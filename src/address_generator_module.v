==> flow/design.v <==
module address_generator_module #(
parameter K = 11,  
parameter RB_DEPTH = 512,
parameter EMEM_W_ADDR_WIDTH = 32,  
parameter PIXEL_WIDTH = 8,
parameter IMAGE_SIZE = 512*512,
parameter BRAM_DEPTH_ADDR = 11,  
parameter BRAMs = (((K-1) + 4 - 1) >> 2),  
parameter RBs = (K-1),  
parameter TOTAL_DEPTH = (RBs * RB_DEPTH),  
parameter BRAM_W_ADDR_WIDTH = ($clog2(TOTAL_DEPTH)),  
parameter BRAM_R_ADDR_WIDTH = ($clog2(RB_DEPTH)),  
parameter BRAM_R_DATA_WIDTH = (RBs * PIXEL_WIDTH),  
parameter BRAM_W_DATA_WIDTH = (PIXEL_WIDTH),  
parameter RB_ADDR = ($clog2(RBs)),
parameter BRAM_ADDR = ($clog2(BRAMs)),
parameter IMAGE_ADDR = ($clog2(IMAGE_SIZE))
) (
    input  wire clk,
    input  wire en_e_mem_addr,
    input  wire en_w_bram_addr,
    input  wire en_r_bram_addr,
    output reg [EMEM_W_ADDR_WIDTH-1:0] E_MEM_ADDR,
    output reg [BRAM_ADDR-1:0] BRAM_W,
    output reg [BRAM_DEPTH_ADDR-1:0] W_BRAM_ADDR,
    output reg [BRAM_R_ADDR_WIDTH-1:0] R_BRAM_ADDR
);
    reg [1:0] row_index;            
    reg [RB_ADDR-1:0] buf_index;   
    reg [BRAM_R_ADDR_WIDTH-1:0] loc_index;            
    reg start;
    initial begin
        E_MEM_ADDR   <= -1;
        W_BRAM_ADDR  <= 0;
        R_BRAM_ADDR  <= 0;
        BRAM_W <= 0;
        buf_index <= 0;
        row_index <= 0;
        loc_index <= 0;
        start = 1;
    end
    always @(posedge clk) begin
        if (en_e_mem_addr)
                E_MEM_ADDR <= E_MEM_ADDR + 1;
        if (en_w_bram_addr) begin
            W_BRAM_ADDR <= row_index + (loc_index << 2);  
            start <= 0;
            if (loc_index == (RB_DEPTH-1)) begin
                loc_index <= 0;
                if (row_index == 3 || buf_index == RBs - 1) begin
                    row_index <= 0;
                    if (buf_index == (RBs - 1)) buf_index <= 0;
                    else buf_index <= buf_index + 1;
                end
                else begin 
                    row_index <= row_index + 1;  
                    buf_index <= buf_index + 1;
                end 
            end
            else loc_index <= loc_index + 1;
            if (loc_index == 0 && row_index == 0) begin
                if (buf_index == (RBs - 1) || start) BRAM_W <= 0; 
                else begin 
                    if (BRAM_W + 1 < BRAMs) BRAM_W <= BRAM_W + 1;
                    else BRAM_W <= 0; 
                end
            end
        end
        if (en_r_bram_addr) R_BRAM_ADDR <= R_BRAM_ADDR + 1;  
    end
endmodule
# Tool chain data of address_generator_module
# The steps from the RTL of address_generator_module to its reports follow in flow order.
# Lines are those of the file above, counted from 1.
# Operators carry their Yosys type and port widths (W data, S select, Z words).
# Library cell names are shortened.
# Not given: --
[inputs]
top = "address_generator_module"
clock = "clk"
lib = "sky130hd"
corner = "tt_025C_1v80"

# After elaboration
# Source: Yosys, flattened and elaborated, memories not mapped. Widths are those after wreduce. Registers that Yosys merges into a memory's read port (data or address) are not register bits. Print and check cells do not count. Equal cells are merged and count once.
[classes]
reduce_logical = 8
muxes = 2
n_cmp = 1
equal = 3
n_logic = 1
add_sub_neg = 7
[op_table]
columns = ["op", "n"]
rows = [
  ["$add A32 B1 Y32 const B", 1],
  ["$lt A32 B2 Y1 const B", 1],
  ["$add A9 B1 Y9 const B", 2],
  ["$add A2 B11 Y11", 1],
  ["$eq A9 B9 Y1 const B", 1],
  ["$logic_not A9 Y1", 1],
  ["$mux W4", 2],
  ["$reduce_and A2 Y1", 2],
  ["$add A4 B1 Y4 const B", 1],
  ["$eq A4 B4 Y1 const B", 1],
  ["$add A2 B1 Y3 const B", 1],
  ["$logic_or A1 B1 Y1", 2],
  ["$add A2 B1 Y2 const B", 1],
  ["$eq A2 B2 Y1 const B", 1],
  ["$logic_not A2 Y1", 1],
  ["$reduce_or A2 Y1", 1],
  ["$logic_and A1 B1 Y1", 1],
  ["$not A1 Y1", 1],
]
[bits]
ff_bits = 70
output_inout_bits = 54

# Logic depth
# Longest topological path by Yosys (ltp), each cell counted once; first at word level (registers and memories cut), then after technology mapping (sequential cells cut; the memories' decode and read muxes count).
[depth]
depth_word = 4
abc_area = 0
depth_mapped = 6

# Mapped cells and area
# Source: synth_stat.txt of the flow (Yosys; design flattened, memories mapped). It holds for the ABC_AREA given above (unset counts as 0); a run with the other value may have another netlist.
[by_type]
columns = ["cell", "n", "area_total_um2"]
rows = [
  ["edfxtp_1", 70, 2.1E+03],
  ["xnor2_1", 31, 271.51],
  ["ha_1", 11, 137.632],
  ["xor2_1", 14, 122.618],
  ["nand4_1", 13, 81.328],
  ["nand3_1", 15, 75.072],
  ["nor2_1", 18, 67.565],
  ["and3_1", 9, 56.304],
  ["nand2_1", 14, 52.55],
  ["and4_1", 5, 43.792],
  ["inv_1", 9, 33.782],
  ["and2_1", 5, 31.28],
  ["nor4_4", 1, 21.27],
  ["nor4b_1", 2, 17.517],
  ["nand4_2", 1, 12.512],
  ["nor2b_1", 2, 12.512],
  ["and4b_1", 1, 10.01],
  ["nor3_1", 2, 10.01],
]
# Other cell types: 8; their cells: 9.
[synth_totals]
cells = 232
seqArea_mm2 = 0.002102
mapped_area_mm2 = 0.0032106
ff_cells = 70

# Path before layout
# Source: OpenSTA report_checks on the synthesized netlist (no wires, ideal clock, input and output delay 20% of the period each), path of least setup slack; recovery checks are left aside. Register names are those of the netlist, which keeps one name where synthesis merged equal registers.
[synth_path]
path_kind = "reg-to-reg"
start = "register loc_index[0]"
end = "register buf_index[0]"
n_path_buf = 1
t_arrival_ns = 1.475
delay_ns = 1.795
stages = 7
t_first_pin_ns = 0.000
setup_time_ns = 0.320
period_ns = 2.48
slack_ns = 0.685
period_less_setup_slack_ns = 1.795
# "delay_ns" = arrival - input delay + setup time.
# "stages": output pins that drive a net of the path, with the launching flip-flop's if there is one; two outputs of one cell count as two.
# "period_less_setup_slack_ns" is the clock period less the worst setup slack; recovery checks do not enter. This is arithmetic on one report: input and output delays are still those of the set period (20% each).
# The rows between start and end are the longest chain of elaborated cells between them; the timing report does not say that the signal goes this way. Where chains are equally long, one stands for them.
# Each line given opens the expression or statement behind the cell; cells for indexed reads and writes are added by Yosys, which also makes memories of some case tables.
# A register here has more assigning lines than the two given.
[synth_between]
cell_sequence = "edfxtp_1 ha_1 nand2_1 nor2_1 ha_1 clkbuf_1 and2_1"
elab_chain_len = 2
cells_between = 2
[synth_lines]
columns = ["element", "line_no", "rtl"]
rows = [
  ["start, declared", 30, "reg [BRAM_R_ADDR_WIDTH-1:0] loc_index;"],
  ["start, assigned", 49, "loc_index <= 0;"],
  ["start, assigned", 60, "else loc_index <= loc_index + 1;"],
  ["$eq A9 B9 Y1", 48, "if (loc_index == (RB_DEPTH-1)) begin"],
  ["$reduce_and A2 Y1", "--", ""],
  ["end, assigned", 53, "else buf_index <= buf_index + 1;"],
  ["end, assigned", 57, "buf_index <= buf_index + 1;"],
  ["end, declared", 29, "reg [RB_ADDR-1:0] buf_index;"],
]

FLOW RESULTS
============

module address_generator_module, platform sky130hd, 2 stored runs of the flow under differing settings, order arbitrary. Input and output delays are each 20% of the period that was set; the output load is 0.01 pF.

# stored run 1
==> flow/run.sh <==
#!/bin/bash
# the make line also repeats the synthesis and layout settings of config.mk as NAME=value (left out here)
make -C /OpenROAD-flow-scripts/flow DESIGN_CONFIG=/design/flow/config.mk WORK_HOME=/design/flow/orfs CLKGATE_MAP_FILE= finish
==> flow/config.mk <==
export PLATFORM = sky130hd
export DESIGN_NAME = address_generator_module
export DESIGN_NICKNAME = address_generator_module
export VERILOG_FILES = /design/flow/design.v
export SDC_FILE = /design/flow/constraint.sdc
export NUM_CORES = 4
export LEC_CHECK = 0
export CAP_MARGIN = 20
export CELL_PAD_IN_SITES_DETAIL_PLACEMENT = 2
export CORE_MARGIN = 2
export CORE_UTILIZATION = 61
export MAX_ROUTING_LAYER = met5
export PLACE_DENSITY_LB_ADDON = 0.15
export SETUP_SLACK_MARGIN = 0.0
export SLEW_MARGIN = 20
export TNS_END_PERCENT = 65
==> flow/constraint.sdc <==
create_clock -name core_clock -period 1.3 [get_ports {clk}]
set_input_delay 0.2600 -clock core_clock [delete_from_list [all_inputs] [get_ports {clk}]]
set_output_delay 0.2600 -clock core_clock [all_outputs]
set_load 0.01 [all_outputs]

==> stored run 1: results <==
outcome="not finished: placement ended with a tool error"

# stored run 2
==> flow/run.sh <==
#!/bin/bash
# the make line also repeats the synthesis and layout settings of config.mk as NAME=value (left out here)
make -C /OpenROAD-flow-scripts/flow DESIGN_CONFIG=/design/flow/config.mk WORK_HOME=/design/flow/orfs CLKGATE_MAP_FILE= finish
==> flow/config.mk <==
export PLATFORM = sky130hd
export DESIGN_NAME = address_generator_module
export DESIGN_NICKNAME = address_generator_module
export VERILOG_FILES = /design/flow/design.v
export SDC_FILE = /design/flow/constraint.sdc
export NUM_CORES = 4
export LEC_CHECK = 0
export ABC_AREA = 1
export CAP_MARGIN = 25
export CELL_PAD_IN_SITES_DETAIL_PLACEMENT = 1
export CORE_ASPECT_RATIO = 0.75
export CORE_MARGIN = 2
export CORE_UTILIZATION = 70
export CTS_CLUSTER_DIAMETER = 111
export CTS_CLUSTER_SIZE = 77
export SLEW_MARGIN = 20
==> flow/constraint.sdc <==
create_clock -name core_clock -period 1.46 [get_ports {clk}]
set_input_delay 0.2920 -clock core_clock [delete_from_list [all_inputs] [get_ports {clk}]]
set_output_delay 0.2920 -clock core_clock [all_outputs]
set_load 0.01 [all_outputs]

==> stored run 2: results <==
outcome="not finished: placement ended with error DPL-0033"
